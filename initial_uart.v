==> flow/design.v <==
module uart_servo(
    input clk50mhz,            
    input uart_rx,             
    output reg servo_pwm_out   
);
    parameter CLK_FREQ = 50000000;
    parameter BAUD_RATE = 9600;
    parameter BAUD_TICK = CLK_FREQ / BAUD_RATE;   
    reg [12:0] baud_cnt = 0;
    reg [3:0]  bit_cnt = 0;
    reg [9:0]  rx_shift = 10'b1111111111;
    reg receiving = 0;
    reg [7:0] rx_data = 8'd0;
    reg data_ready = 0;
    always @(posedge clk50mhz) begin
        data_ready <= 0;   
        if (!receiving) begin
            if (uart_rx == 0) begin   
                receiving <= 1;
                baud_cnt <= BAUD_TICK / 2;   
                bit_cnt <= 0;
            end
        end else begin
            if (baud_cnt == 0) begin
                baud_cnt <= BAUD_TICK - 1;
                rx_shift <= {uart_rx, rx_shift[9:1]};
                bit_cnt <= bit_cnt + 1;
                if (bit_cnt == 9) begin
                    receiving <= 0;
                    rx_data <= rx_shift[8:1];   
                    data_ready <= 1;
                end
            end else begin
                baud_cnt <= baud_cnt - 1;
            end
        end
    end
    reg [7:0] x_target = 8'd128;     
    reg [7:0] x_position = 8'd128;   
    reg [19:0] pwm_cnt = 0;          
    always @(posedge clk50mhz) begin
        if (data_ready)
            x_target <= 8'd255 - rx_data;   
    end
    always @(posedge clk50mhz) begin
        if (pwm_cnt == 0) begin
            if (x_position < x_target)
                x_position <= x_position + 1;
            else if (x_position > x_target)
                x_position <= x_position - 1;
        end
    end
    always @(posedge clk50mhz) begin
        if (pwm_cnt >= 20'd999_999)
            pwm_cnt <= 0;
        else
            pwm_cnt <= pwm_cnt + 1;
    end
    wire [19:0] pulse_width = 20'd50000 + x_position * 20'd392;
    always @(posedge clk50mhz) begin
        servo_pwm_out <= (pwm_cnt < pulse_width);
    end
endmodule
### Tool chain data of uart_servo

Tool output for the design above, in the order of the flow.
Lines are those of the file above, counted from 1.
Library cell names are shortened.
Not given: n/a

| set-up | value |
|---|---|
| top | uart_servo |
| clock input | clk50mhz |
| cell library | sky130hd |
| library corner | tt_025C_1v80 |

### After elaboration

Counts by Yosys on the flattened word-level netlist (proc, flatten, opt, wreduce; memories kept). Register bits leave out memories and registers merged into their read ports (data or address). Print and check cells are left out. Cells with the same type and inputs are merged into one.

| storage and ports | value |
|---|---|
| flip-flop bits (word level) | 74 |

| operators by class | value |
|---|---|
| add/subtract/negate cells | 7 |
| multipliers | 1 |
| $lt $le $gt $ge | 4 |
| equal/unequal tests | 3 |
| multiplexer cells | 13 |
| reduce/logical cells | 7 |

Operators by type and width:

| operator | number |
|---|---|
| 8-bit by 6-bit multiplier with 14-bit output with constant B | 1 |
| 13-bit two-way mux | 3 |
| 20-bit by 1-bit adder with 20-bit output with constant B | 1 |
| 20-bit by 18-bit less-than comparator with 1-bit output | 1 |
| 20-bit greater-or-equal comparator with constant B | 1 |
| 20-bit zero test | 1 |
| 16-bit by 17-bit adder with 18-bit output with constant A | 1 |
| 8-bit two-way mux | 2 |
| 13-bit by 1-bit subtractor with 13-bit output with constant B | 1 |
| 13-bit zero test | 1 |
| 4-bit two-way mux | 3 |
| 8-bit by 1-bit adder with 8-bit output with constant B | 1 |
| 8-bit by 1-bit subtractor with 8-bit output with constant B | 1 |
| 8-bit subtractor with constant A | 1 |
| 8-bit greater-than comparator | 1 |
| 8-bit less-than comparator | 1 |
| 2-bit AND reduction | 3 |
| 1-bit two-way mux | 5 |
| 2-bit by 1-bit inequality test with 1-bit output with constant B | 2 |
| 4-bit by 1-bit adder with 4-bit output with constant B | 1 |
| 4-bit equality test with constant B | 1 |
| 3-bit AND reduction | 1 |
| 2-bit nonzero test | 1 |

### Longest topological paths

Yosys ltp: most cells in a row. Word level: on the elaborated netlist, between registers, memories and ports. Mapped: between sequential cells and ports; inverters and the memories' decode and read muxes count.

| logic depth | value |
|---|---|
| depth in word-level cells | 4 |
| ABC_AREA | 0 |
| mapped depth | 18 |
| depth with buffers taken out | 18 |

### After synthesis

Yosys stat after the flow's synthesis: flattened, memories mapped to cells. It holds for the ABC_AREA given above (unset counts as 0); a run with the other value may have another netlist.

| synthesis totals | value |
|---|---|
| cells in the netlist | 414 |
| mapped area | 4456.8 µm² |
| sequential area | 1961.9 µm² |
| flip-flop cells | 73 |
| buffer cells | 3 |

Cells by type:

| cell type | number |
|---|---|
| edfxtp_1 | 50 |
| ha_1 | 63 |
| dfxtp_1 | 23 |
| xor2_1 | 26 |
| xnor2_1 | 23 |
| nor2_1 | 40 |
| inv_1 | 30 |
| a21oi_1 | 16 |
| fa_1 | 4 |
| nand2_1 | 20 |
| nand3_1 | 15 |
| nor2b_1 | 12 |
| o21ai_0 | 13 |
| and3_1 | 9 |
| a21o_1 | 7 |
| nand4_1 | 5 |
| nor3_1 | 6 |
| and2_1 | 4 |

Other cell types: 27; their cells: 48.

### Timing after synthesis

OpenSTA on the mapped netlist: ideal clock, no wires. The path of least setup slack (recovery checks aside). Input and output delay are each 20% of the period. Register names are those of the netlist, which keeps one name where synthesis merged equal registers.

| timing path after synthesis | value |
|---|---|
| path kind | flip-flop to flip-flop |
| from | register x_position[1] |
| to | register servo_pwm_out |
| period | 6.85 ns |
| launch time at the first pin | 0.000 ns |
| data arrival time | 4.255 ns |
| path slack | 2.526 ns |
| path delay | 4.325 ns |
| driving pins on the path | 17 |
| path buffers | 0 |
| synthesis period reached | 4.324 ns |

"path delay" = arrival - input delay + setup time.
"driving pins on the path" counts driving pins, that of a launching flip-flop among them; a cell with two outputs on the path counts twice.
"synthesis period reached" = period - worst setup slack (recovery checks aside). The figure is calculated, with input and output delays left at 20% of the set period.
The rows between start and end are the longest chain of elaborated cells between them; the timing report does not say that the signal goes this way. Where chains are equally long, one stands for them.
Each line given opens the expression or statement behind the cell; cells for indexed reads and writes are added by Yosys, which also makes memories of some case tables.

| on the way, after synthesis | value |
|---|---|
| cell sequence | edfxtp_1 ha_1 fa_1 ha_1 ha_1 fa_1 a211oi_1 nor2_1 xor2_1 nand3_1 nor3b_1 xor2_1 ha_1 o21ai_0 a21oi_1 or4_1 a21oi_1 |
| length of the longest elaborated chain | 3 |
| elaborated cells between the ends (all ways) | 3 |
| classes of those cells | add/sub: 1; mul: 1; compare: 1 |

Ends and longest elaborated chain, after synthesis:

| element | line | text |
|---|---|---|
| start: declaration | 39 | `reg [7:0] x_position = 8'd128;` |
| start: assignment | 48 | `x_position <= x_position + 1;` |
| start: assignment | 50 | `x_position <= x_position - 1;` |
| 8-bit by 6-bit multiplier with 14-bit output | 59 | `wire [19:0] pulse_width = 20'd50000 + x_position * 20'd392;` |
| 16-bit by 17-bit adder with 18-bit output | 59 |  |
| 20-bit by 18-bit less-than comparator with 1-bit output | 61 | `servo_pwm_out <= (pwm_cnt < pulse_width);` |
| end: assignment | 61 |  |
| end: declaration | 4 | `output reg servo_pwm_out` |

Ticket comment

Stored flow runs of uart_servo (2 of them; Yosys, OpenROAD, sky130hd). They differ in their settings and are not a sequence. Constraints: input delay and output delay 20% of the set period each, output load 0.01 pF.
A setting shown as - is not set for that run.

| run name | period_ns | CORE_UTILIZATION | SETUP_SLACK_MARGIN | PLACE_DENSITY_LB_ADDON | CELL_PAD_IN_SITES_GLOBAL_PLACEMENT | TNS_END_PERCENT | ABC_AREA | SLEW_MARGIN | MIN_ROUTING_LAYER | CAP_MARGIN | CORE_MARGIN | HOLD_SLACK_MARGIN | CELL_PAD_IN_SITES_DETAIL_PLACEMENT | CTS_CLUSTER_SIZE | CTS_CLUSTER_DIAMETER | MAX_ROUTING_LAYER |
|---|---|---|---|---|---|---|---|---|---|---|---|---|---|---|---|---|
| entry A | 3.58 | 52 | 0.49 | 0.14 | 3 | 65 | 0 | 25 | met2 | 20 | 2 | - | - | - | - | - |
| entry B | 7.83 | 66 | - | 0.11 | 3 | - | - | 40 | - | 20 | 2 | -0.03 | 2 | 29 | 132 | met5 |

Entry A: did not finish, placement stopped with FLW-0024
Entry B: did not finish, placement stopped with FLW-0024
