==> flow/design.v <==
module missile_predictor_fpga(
    input clk50mhz,
    input uart_rx,
    output reg servo_pwm_out_x,
    output reg servo_pwm_out_y
);
    parameter CLK_FREQ = 50000000;
    parameter BAUD_RATE = 9600;
    parameter BAUD_TICK = CLK_FREQ / BAUD_RATE;
    reg [12:0] baud_cnt = 0;
    reg [3:0] bit_cnt = 0;
    reg [9:0] rx_shift = 10'b1111111111;
    reg receiving = 0;
    reg [7:0] rx_data = 0;
    reg data_ready = 0;
    reg byte_state = 0;
    reg [7:0] uart_x = 128;
    reg [7:0] uart_y = 128;
    always @(posedge clk50mhz) begin
        data_ready <= 0;
        if (!receiving) begin
            if (uart_rx == 0) begin
                receiving <= 1;
                baud_cnt <= BAUD_TICK / 2;
                bit_cnt <= 0;
            end
        end else begin
            if (baud_cnt == 0) begin
                baud_cnt <= BAUD_TICK - 1;
                rx_shift <= {uart_rx, rx_shift[9:1]};
                bit_cnt <= bit_cnt + 1;
                if (bit_cnt == 9) begin
                    receiving <= 0;
                    rx_data <= rx_shift[8:1];
                    data_ready <= 1;
                end
            end else begin
                baud_cnt <= baud_cnt - 1;
            end
        end
    end
    reg [7:0] x_history [0:19];
    reg [7:0] y_history [0:19];
    integer i;
    reg [4:0] sample_count = 0;
    reg [7:0] last_x = 128;
    reg [7:0] last_y = 128;
    reg [3:0] predict_counter = 0;
    reg [7:0] x_pos = 128;
    reg [7:0] y_pos = 128;
    reg reset_samples = 0;
    wire signed [8:0] dx = x_history[19] - x_history[0];
    wire signed [8:0] dy = y_history[19] - y_history[0];
    wire signed [8:0] vx = dx >>> 4;   
    wire signed [8:0] vy = dy >>> 4;
    wire signed [8:0] pred_x = x_history[19] + vx * 10;
    wire signed [8:0] pred_y = y_history[19] + vy * 10;
    wire [7:0] final_x = (pred_x < 0) ? 0 : (pred_x > 255) ? 255 : pred_x[7:0];
    wire [7:0] final_y = (pred_y < 0) ? 0 : (pred_y > 255) ? 255 : pred_y[7:0];
    always @(posedge clk50mhz) begin
        if (reset_samples) begin
            sample_count <= 0;
            reset_samples <= 0;
        end
        if (data_ready) begin
            if (byte_state == 0) begin
                uart_x <= rx_data;
                byte_state <= 1;
            end else begin
                uart_y <= rx_data;
                byte_state <= 0;
                if ((uart_x != last_x) || (uart_y != last_y)) begin
                    last_x <= uart_x;
                    last_y <= uart_y;
                    if (sample_count < 20)
                        sample_count <= sample_count + 1;
                    for (i = 0; i < 19; i = i + 1) begin
                        x_history[i] <= x_history[i+1];
                        y_history[i] <= y_history[i+1];
                    end
                    x_history[19] <= uart_x;
                    y_history[19] <= uart_y;
                end
            end
        end
        if (data_ready && byte_state == 0 && sample_count == 20) begin
            predict_counter <= predict_counter + 1;
            if (predict_counter == 10) begin
                x_pos <= final_x;
                y_pos <= final_y;
                predict_counter <= 0;
                reset_samples <= 1;
            end
        end
    end
    reg [19:0] pwm_cnt = 0;
    always @(posedge clk50mhz) begin
        if (pwm_cnt >= 20'd999_999)
            pwm_cnt <= 0;
        else
            pwm_cnt <= pwm_cnt + 1;
    end
    wire [19:0] pulse_x = 20'd25000 + x_pos * 20'd294;  
    wire [19:0] pulse_y = 20'd50000 + y_pos * 20'd294;
    always @(posedge clk50mhz) begin
        servo_pwm_out_x <= (pwm_cnt < pulse_x);
        servo_pwm_out_y <= (pwm_cnt < pulse_y);
    end
endmodule
# Reports on missile_predictor_fpga

The steps from the RTL of missile_predictor_fpga to its reports follow in flow order.
Lines are those of the file above, counted from 1.
Operators: Yosys type, input widths -> output width; for muxes data width and select width s.
Cell names lack the library's common part.
The mark -- stands for no value.

Top module: missile_predictor_fpga
Clock port: clk50mhz
Standard-cell library: sky130hd
Corner: tt_025C_1v80

# Elaborated design

Yosys after proc, flatten, opt, wreduce and memory -nomap, before mapping. Print and check cells are not counted.

Flip-flop bits (word level): 438
Bits of input ports: 2
Output and inout bits: 2
Cells after elaboration: 121

$add $sub $neg: 11
Multiply operators: 4
$lt $le $gt $ge: 8
Equality and inequality tests: 7
Multiplexer cells: 20
Bitwise logic cells: 1
Reductions and logical operators: 11

Operators with widths:

| kind                   | count |
| $mul 8x8->16 const B   | 2 |
| $mul 9x3->8 const B    | 2 |
| $lt 20x18->1           | 2 |
| $mux 13                | 3 |
| $mux 5                 | 5 |
| $add 20x1->20 const B  | 1 |
| $ge 20x20->1 const B   | 1 |
| $add 15x17->18 const A | 1 |
| $add 16x17->18 const A | 1 |
| $sub 8x8->9            | 2 |
| $add 8x9->9            | 2 |
| $lt 9x1->1 const B     | 2 |
| $gt 9x9->1 const B     | 2 |
| $ne 8x8->1             | 2 |
| $mux 8                 | 2 |
| $sub 13x1->13 const B  | 1 |
| $logic_not 13->1       | 1 |
| $mux 4                 | 3 |
| $reduce_and 2->1       | 5 |
| $add 4x1->4 const B    | 2 |
| $eq 4x4->1 const B     | 2 |
| $mux 1                 | 7 |
| $reduce_and 3->1       | 2 |
| $add 5x1->5 const B    | 1 |
| $lt 5x5->1 const B     | 1 |
| $eq 5x5->1 const B     | 1 |
| $ne 2x1->1 const B     | 2 |
| $logic_and 1x1->1      | 2 |

Not listed: further kinds 2, cells in them 2.

# Depth

Longest topological path by Yosys (ltp), each cell counted once; first at word level (registers and memories cut), then after technology mapping (sequential cells cut; the memories' decode and read muxes count).

Word-level depth: 5
ABC_AREA: 0
Gate-level depth with buffers: 21
Depth with buffers taken out: 21

# Netlist

Yosys stat after the flow's synthesis: flattened, memories mapped to cells. It holds for the ABC_AREA given above (unset counts as 0); a run with the other value may have another netlist.

Cells in the netlist: 1219
Cell area after synthesis: 18824.3 um^2
Area of sequential cells: 12822.3 um^2
Flip-flop cells: 437
Buffers: 4

Cell types:

| type     | count | area in all (um^2) |
| edfxtp_1 | 407   | 1.22E+04 |
| ha_1     | 164   | 2.05E+03 |
| dfxtp_1  | 30    | 600.576 |
| xnor2_1  | 54    | 472.954 |
| xor2_1   | 48    | 420.403 |
| inv_1    | 89    | 334.07 |
| fa_1     | 16    | 320.307 |
| nor2_1   | 84    | 315.302 |
| a21o_1   | 32    | 240.23 |
| a21oi_1  | 45    | 225.216 |
| nand2_1  | 39    | 146.39 |
| o21ai_0  | 29    | 145.139 |
| nor2b_1  | 20    | 125.12 |
| nor3_1   | 21    | 105.101 |
| nand3_1  | 18    | 90.086 |
| nand2b_1 | 12    | 75.072 |
| nand4_1  | 10    | 62.56 |
| o31a_1   | 6     | 52.55 |

Other cell types: 41; their cells: 95.

# Timing after synthesis

Path of least setup slack by OpenSTA after synthesis, without wires, with an ideal clock, recovery checks aside; 20% of the period is set as input and as output delay. Where synthesis merged equal registers, the netlist keeps one of their names.

Path type: register -> register
From: register byte_state
To: register sample_count[3]
Period: 11.8 ns
Setup time: 0.114 ns
Launch time at the first pin: 0.000 ns
Data arrival time: 11.401 ns
Data required time: 11.686 ns
Setup slack: 0.285 ns
Delay of the path: 11.515 ns
Driving pins on the path: 6
Buffers on the path: 0
Synthesis period reached: 11.515 ns

"delay of the path" is the arrival time less input delay plus setup time.
"driving pins on the path" counts driving pins, that of a launching flip-flop among them; a cell with two outputs on the path counts twice.
"synthesis period reached" = period - worst setup slack (recovery checks aside). The figure is calculated, with input and output delays left at 20% of the set period.
Between the ends stands the longest chain of elaborated cells between them, by number of cells; it is not shown to be the way that was timed. Of several equally long chains one is given.
Each line given opens the expression or statement behind the cell; cells for indexed reads and writes are added by Yosys, which also makes memories of some case tables.

Cell sequence: edfxtp_1 and2_1 o31a_1 nand2_1 mux2_2 a21o_1
Length of the longest elaborated chain: 2
Elaborated cells between the ends (all ways): 2
RTL lines with such cells: 2
Classes of those cells: mux (2)

RTL lines, path post-synthesis:

| what            | line | RTL |
| start, declared | 16   | `reg byte_state = 0;` |
| start, assigned | 68   | `byte_state <= 1;` |
| start, assigned | 71   | `byte_state <= 0;` |
| $mux 5          | 66   | `if (byte_state == 0) begin` |
| $mux 5          | 65   | `if (data_ready) begin` |
| end, assigned   | 62   | `sample_count <= 0;` |
| end, assigned   | 76   | `sample_count <= sample_count + 1;` |
| end, declared   | 45   | `reg [4:0] sample_count = 0;` |

# Timing after layout

Path of least setup slack in the final report of flow run A (OpenROAD, finished layout, wires in). Where an end is a register, its clock arrival counts in the times.

Path type: register -> register
From: register x_pos[1]
To: register servo_pwm_out_x
Period: 11.4 ns
Setup time: 0.06 ns
Launch time at the first pin: 0.57 ns
Data arrival time: 5.46 ns
Data required time: 11.89 ns
Setup slack: 6.42 ns
Driving pins on the path: 21
Buffers on the path: 0

Between the ends stands the longest chain of elaborated cells between them, by number of cells; it is not shown to be the way that was timed. Of several equally long chains one is given.

Cell sequence: edfxtp_1 ha_1 inv_1 fa_1 fa_1 inv_1 ha_1 a2111o_1 o21ai_0 xor2_1 nor4_1 nand2_1 xnor2_1 ha_1 a21o_1 a21o_1 a21oi_1 nor2b_1 o21ai_0 nand2_1 a21oi_1
Length of the longest elaborated chain: 3
Elaborated cells between the ends (all ways): 3
RTL lines with such cells: 2
Classes of those cells: add/sub (1); mul (1); compare (1)

RTL lines, path post-layout:

| what            | line | RTL |
| start, declared | 49   | `reg [7:0] x_pos = 128;` |
| start, assigned | 89   | `x_pos <= final_x;` |
| $mul 8x8->16    | 103  | `wire [19:0] pulse_x = 20'd25000 + x_pos * 20'd294;` |
| $add 15x17->18  | 103  |  |
| $lt 20x18->1    | 106  | `servo_pwm_out_x <= (pwm_cnt < pulse_x);` |
| end, assigned   | 106  |  |
| end, declared   | 4    | `output reg servo_pwm_out_x,` |

Hand-over note for missile_predictor_fpga

Module missile_predictor_fpga, platform sky130hd: 2 stored runs of the flow (Yosys, OpenROAD) with differing settings, in no particular order. Input and output delays are each 20% of the period that was set; the output load is 0.01 pF.
"reached clock period" = clock period - worst setup slack. The figure is calculated, with input and output delays left at 20% of the set period.
By "time of the worst setup path" is meant the share of the clock period that the worst setup path is allowed (20% is reserved at inputs, 20% at outputs), minus its slack. Clock arrival times at its registers enter into it.
"total power after layout": no workload was simulated; the value follows from the tool's default switching activity.
A setting shown as - is not set for that run.

| name                                   | flow run A           | flow run B           |
| period_ns                              | 11.4                 | 12.0                 |
| CAP_MARGIN                             | 20                   | 20                   |
| CORE_MARGIN                            | 2                    | 2                    |
| CORE_UTILIZATION                       | 40                   | 44                   |
| SLEW_MARGIN                            | 20                   | 20                   |
| SETUP_SLACK_MARGIN                     | -                    | 1.05                 |
| PLACE_DENSITY                          | -                    | 0.63                 |
| CORE_ASPECT_RATIO                      | -                    | 1.72                 |
| TNS_END_PERCENT                        | -                    | 35                   |
| CTS_CLUSTER_SIZE                       | -                    | 40                   |
| MIN_ROUTING_LAYER                      | -                    | met2                 |
| reached clock period (ns)              | 4.978                | 5.032                |
| Yosys chip area after synthesis (um^2) | 18824.3              | 18824.3              |
| area inside the die boundary (um^2)    | 48812.3              | 44514.5              |
| total power after layout (uW)          | 3256                 | 2946                 |
| time of the worst setup path (ns)      | 4.98                 | 5.03                 |
| worst setup path type                  | register -> register | register -> register |
| post-route setup TNS (ns)              | 0.000                | 0.000                |
| setup slack of the critical path (ns)  | 6.422                | 6.968                |
| final worst hold slack (ns)            | 0.409                | 0.404                |
| standard-cell area after layout (um^2) | 21147.8              | 20842.5              |

End of note.
